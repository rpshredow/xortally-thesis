==> flow/design.v <==
module add(
	input clk,
	input [16:0] in,
	input [32:0] total,
	output reg [32:0] out
);
integer in_count;
integer total_count;
reg [15:0] ones = 16'b1111111111111111;
reg [15:0] temp;
reg [16:0] pad;
reg [16:0] sum;
always @ (posedge clk) begin
	in_count = in[0] + in[1] + in[2] + in[3] + in[4] + in[5] + in[6] + in[7] + in[8] + in[9] + in[10] + in[11] + in[12] + in[13] + in[14] + in[15];
	total_count = total[0] + total[1] + total[2] + total[3] + total[4] + total[5] + total[6] + total[7] + total[8] + total[9] + total[10] + total[11] +
		total[12] + total[13] + total[14] + total[15] + total[16] + total[17] + total[18] + total[19] + total[20] + total[21] + total[22] +
		total[23] + total[24] + total[25] + total[26] + total[27] + total[28] + total[29] + total[30] + total[31];
	if(in[16] == 1'b1 && total[32] == 1'b0) begin
		if(in_count > total_count) begin
			if(total_count - (in_count - total_count) > 0) begin
				out = total >> (total_count - (in_count - total_count));
				out[32] = 1'b1;
			end
			if(total_count - (in_count - total_count) < 0) begin
				out = total << -(total_count - (in_count - total_count));
				temp = ones >> (16-(-(total_count - (in_count - total_count))));
				out = out | temp;
				out[32] = 1'b1;
			end
		end
		if(in_count <= total_count) begin
			out = total >> in_count;
			out[32] = 1'b0;
		end
	end
	if(in[16] == 1'b0 && total[32] == 1'b1) begin
		if(in_count > total_count) begin
			if(total_count - (in_count - total_count) >= 0) begin
				out = total >> (total_count - (in_count - total_count));
				out[32] = 1'b0;
			end
			if(total_count - (in_count - total_count) < 0) begin
				out = total << -(total_count - (in_count - total_count));
				temp = ones >> (16-(-(total_count - (in_count - total_count))));
				out = out | temp;
				out[32] = 1'b0;
			end
		end
		if(total_count > in_count) begin
			out[32] = 1'b0;
			out = total >> in_count;
			out[32] = 1'b1;
		end
	end
	if(in[16] == 1'b1 && total[32] == 1'b1) begin
		out = total << in_count;
		out = out | in;
		out[32] = 1'b1;
	end
	if(in[16] == 1'b0 && total[32] == 1'b0) begin
		out = total << in_count;
		out = out | in;
		out[32] = 1'b0;
	end
end
endmodule
Tool chain data of add
The steps from the RTL of add to its reports follow in flow order.
Line numbers count from 1 in the design file above.
Library cell names are shortened.
Not given: --
Design
  top: add
  clock port: clk
  cell library: sky130hd
  timing corner: tt_025C_1v80

Elaborated design
Yosys after proc, flatten, opt, wreduce and memory -nomap, before mapping. Enables and synchronous resets that opt folds into registers are not counted as muxes. Memory bits, and registers merged into a memory's read port (data or address), are not among the register bits. Print and check cells are not counted. Equal cells are merged and count once.
Bit counts
  output and inout port bits: 33
  register bits after elaboration: 33
  elaborated cells: 91
  input bits: 51
Operators by class
  $lt $le $gt $ge: 6
  reduce/logical cells: 4
  bitwise gates (word level): 4
  add/sub/neg operators: 50
  shift-type cells: 5
  mux-type cells: 20
Operator list (count)
  32-bit two-way mux: 8
  33-bit two-way mux: 5
  33-bit by 16-bit << shifter with 32-bit output: 1
  33-bit by 16-bit >> shifter with 32-bit output: 1
  33-bit by 32-bit << shifter with 32-bit output: 1
  33-bit by 32-bit >> shifter with 32-bit output: 1
  15-bit by 1-bit adder with 16-bit output: 2
  16-bit by 32-bit >> shifter with 16-bit output with constant A: 1
  17-bit by 32-bit subtractor with 32-bit output: 1
  17-bit by 32-bit greater-than comparator with 1-bit output: 1
  17-bit by 32-bit <= comparator with 1-bit output: 1
  31-bit by 1-bit adder with 32-bit output: 1
  32-bit by 1-bit greater-or-equal comparator with 1-bit output with constant B: 1
  32-bit by 1-bit greater-than comparator with 1-bit output with constant B: 1
  32-bit by 1-bit less-than comparator with 1-bit output with constant B: 1
  32-bit by 16-bit bitwise OR with 32-bit output: 1
  32-bit by 17-bit greater-than comparator with 1-bit output: 1
  32-bit by 17-bit bitwise OR with 32-bit output: 1
  32-bit subtractor: 1
  32-bit negation: 1
  6-bit by 32-bit subtractor with 32-bit output with constant A: 1
  30-bit by 1-bit adder with 31-bit output: 1
  14-bit by 1-bit adder with 15-bit output: 2
  29-bit by 1-bit adder with 30-bit output: 1
  28-bit by 1-bit adder with 29-bit output: 1
  13-bit by 1-bit adder with 14-bit output: 2
  27-bit by 1-bit adder with 28-bit output: 1
  26-bit by 1-bit adder with 27-bit output: 1
Not listed: further kinds 25, cells in them 47.

Longest topological paths
Longest topological path by Yosys (ltp), each cell counted once; first at word level (registers and memories cut), then after technology mapping (sequential cells cut; the memories' decode and read muxes count).
Depth
  depth after elaboration: 49
  ABC_AREA: 1
  mapped depth: 44
  gate-level depth less buffers: 44

Mapped cells and area
Source: synth_stat.txt of the flow (Yosys; design flattened, memories mapped). It holds for the ABC_AREA given above (unset counts as 0); a run with the other value may have another netlist.
The area totals of this step are shown rounded.
Synthesis totals
  sequential area: 0.000661 mm²
  mapped flip-flops: 33
  chip area (Yosys): 0.00938 mm²
  buffer cells: 104
  cell count: 1786
Cells by type
  nand2_1: count 550, area in all 2064.48 µm²
  nand3_1: count 345, area in all 1.73E+03 µm²
  fa_1: count 35, area in all 700.672 µm²
  inv_1: count 178, area in all 668.141 µm²
  dfxtp_1: count 33, area in all 660.634 µm²
  nor2_1: count 169, area in all 634.358 µm²
  o21ai_0: count 102, area in all 510.49 µm²
  a21oi_1: count 76, area in all 380.365 µm²
  ha_1: count 27, area in all 337.824 µm²
  o211ai_1: count 38, area in all 285.274 µm²
  clkbuf_1: count 50, area in all 187.68 µm²
  buf_2: count 29, area in all 145.139 µm²
  nand3_2: count 13, area in all 130.125 µm²
  nand4_1: count 16, area in all 100.096 µm²
  a31oi_1: count 13, area in all 81.328 µm²
  o21ai_1: count 15, area in all 75.072 µm²
  buf_1: count 16, area in all 60.058 µm²
  nand3_4: count 3, area in all 52.55 µm²
Not listed: further types 32, cells in them 78.

Timing after synthesis
Source: OpenSTA report_checks on the synthesized netlist (no wires, ideal clock, input and output delay 20% of the period each), path of least setup slack; recovery checks are left aside. Register names are those of the netlist, which keeps one name where synthesis merged equal registers.
Timing path after synthesis
  path type: input -> register
  start: in total[0]
  end: reg out[31]
  stages: 36
  clock period: 16000 ps
  external input delay: 3200 ps
  library setup time: 120 ps
  path delay: 6462 ps
  buffers on the path: 1
  arrival time: 9542 ps
  data required time: 15880 ps
  time at the first pin: 3200 ps
  setup slack: 6338 ps
  period reached after synthesis: 9662 ps
"path delay" is the arrival time less input delay plus setup time.
"stages" counts driving pins, that of a launching flip-flop among them; a cell with two outputs on the path counts twice.
"period reached after synthesis" is the clock period less the worst setup slack; recovery checks do not enter. This is arithmetic on one report: input and output delays are still those of the set period (20% each).
At most two assigning lines are given for a register; there are more.
On the way, after synthesis
  cell sequence: fa_1 inv_1 fa_1 fa_1 fa_1 fa_1 fa_1 inv_1 ha_1 fa_1 nand2_1 inv_1 nor2_1 ha_1 a21oi_1 nand2_1 nand2_1 nand2_1 nor2_1 ha_1 nand2_1 inv_1 nand2_4 nand2_2 nand2_1 inv_1 nand3_2 nand2_4 buf_4 nand2_1 o21ai_0 or2_2 o211ai_1 o311ai_1 o211ai_1 nand2_1
RTL lines, path after synthesis
  start, declared: line 4  | input [32:0] total,
  end, assigned: line 21  | out = total >> (total_count - (in_count - total_count));
  end, assigned: line 25  | out = total << -(total_count - (in_count - total_count));
  end, declared: line 5  | output reg [32:0] out
Chain of elaborated cells between the ends: none given.

Timing after layout
From the final timing report of run 1: the path of least setup slack in the routed layout; clock arrival at registers is part of the times.
The report prints the path's times to 10 ps; the period is as set.
Timing path post-layout
  path type: input -> register
  start: in total[17]
  end: reg out[8]
  clock period: 14500 ps
  external input delay: 2900 ps
  data required time: 14720 ps
  setup slack: 2870 ps
  stages: 37
  buffers on the path: 4
  arrival time: 11850 ps
  time at the first pin: 2900 ps
  library setup time: 80 ps
At most two assigning lines are given for a register; there are more.
On the way, post-layout
  cell sequence: clkdlybuf4s50_1 fa_1 inv_1 fa_1 fa_1 fa_1 fa_1 fa_1 inv_1 ha_1 fa_1 nand2_1 inv_1 nor2_1 inv_1 ha_1 nand2_1 o21ai_0 nand2_1 nand2_1 nand2_1 nor2_4 buf_4 inv_2 buf_4 o21ai_2 buf_4 inv_2 o21ai_0 nand3_1 o21ai_1 nand2_1 nand2_1 nand2_1 nand2_1 a21oi_1 a21oi_1
RTL lines, path post-layout
  start, declared: line 4  | input [32:0] total,
  end, assigned: line 21  | out = total >> (total_count - (in_count - total_count));
  end, assigned: line 25  | out = total << -(total_count - (in_count - total_count));
  end, declared: line 5  | output reg [32:0] out
Chain of elaborated cells between the ends: none given.

==> results <==
2 stored runs of add in the flow (synthesis by Yosys, layout by OpenROAD, sky130hd cells), in arbitrary order. Constraints: input delay and output delay 20% of the set period each, output load 0.01 pF.
"achieved clock period" means the clock period less the worst setup slack. The figure is calculated, with input and output delays left at 20% of the set period.
"worst setup path time" = time allowed to the worst setup path (clock period - input delay - output delay, where it has them) - its slack; a late launch clock adds to it, a late capture clock takes from it.
"worst setup path time" is given in steps of 10 ps.
Values from the reports are rounded here.

Run 1
==> flow/run.sh <==
#!/bin/bash
# the make line also repeats the synthesis and layout settings of config.mk as NAME=value (left out here)
make -C /OpenROAD-flow-scripts/flow DESIGN_CONFIG=/design/flow/config.mk WORK_HOME=/design/flow/orfs CLKGATE_MAP_FILE= finish
==> flow/config.mk <==
export PLATFORM = sky130hd
export DESIGN_NAME = add
export DESIGN_NICKNAME = add
export VERILOG_FILES = /design/flow/design.v
export SDC_FILE = /design/flow/constraint.sdc
export NUM_CORES = 4
export LEC_CHECK = 0
export ABC_AREA = 1
export CAP_MARGIN = 20
export CORE_ASPECT_RATIO = 1.97
export CORE_MARGIN = 2
export CORE_UTILIZATION = 29
export CTS_CLUSTER_DIAMETER = 181
export CTS_CLUSTER_SIZE = 57
export MAX_ROUTING_LAYER = met4
export PLACE_DENSITY_LB_ADDON = 0.27
export SLEW_MARGIN = 10
==> flow/constraint.sdc <==
create_clock -name core_clock -period 14.5 [get_ports {clk}]
set_input_delay 2.9000 -clock core_clock [delete_from_list [all_inputs] [get_ports {clk}]]
set_output_delay 2.9000 -clock core_clock [all_outputs]
set_load 0.01 [all_outputs]

==> results of run 1 <==
chip area after synthesis (Yosys): 0.00938 mm²
die area: 0.0339 mm²
standard-cell area of the final layout: 0.0106 mm²
utilization: 33.4%
worst setup slack after layout: 2870 ps
total negative slack: 0 ps
worst hold slack: 600 ps
achieved clock period: 11630 ps
worst setup path time: 8730 ps
worst setup path kind: input -> register

Run 2
==> flow/run.sh <==
#!/bin/bash
# the make line also repeats the synthesis and layout settings of config.mk as NAME=value (left out here)
make -C /OpenROAD-flow-scripts/flow DESIGN_CONFIG=/design/flow/config.mk WORK_HOME=/design/flow/orfs CLKGATE_MAP_FILE= finish
==> flow/config.mk <==
export PLATFORM = sky130hd
export DESIGN_NAME = add
export DESIGN_NICKNAME = add
export VERILOG_FILES = /design/flow/design.v
export SDC_FILE = /design/flow/constraint.sdc
export NUM_CORES = 4
export LEC_CHECK = 0
export CAP_MARGIN = 20
export CORE_MARGIN = 2
export CORE_UTILIZATION = 53
export SLEW_MARGIN = 20
==> flow/constraint.sdc <==
create_clock -name core_clock -period 10.8 [get_ports {clk}]
set_input_delay 2.1600 -clock core_clock [delete_from_list [all_inputs] [get_ports {clk}]]
set_output_delay 2.1600 -clock core_clock [all_outputs]
set_load 0.01 [all_outputs]

==> results of run 2 <==
chip area after synthesis (Yosys): 0.00896 mm²
die area: 0.018 mm²
standard-cell area of the final layout: 0.0104 mm²
utilization: 62.8%
worst setup slack after layout: 246 ps
total negative slack: 0 ps
worst hold slack: 678 ps
achieved clock period: 10554 ps
worst setup path time: 8390 ps
worst setup path kind: input -> register
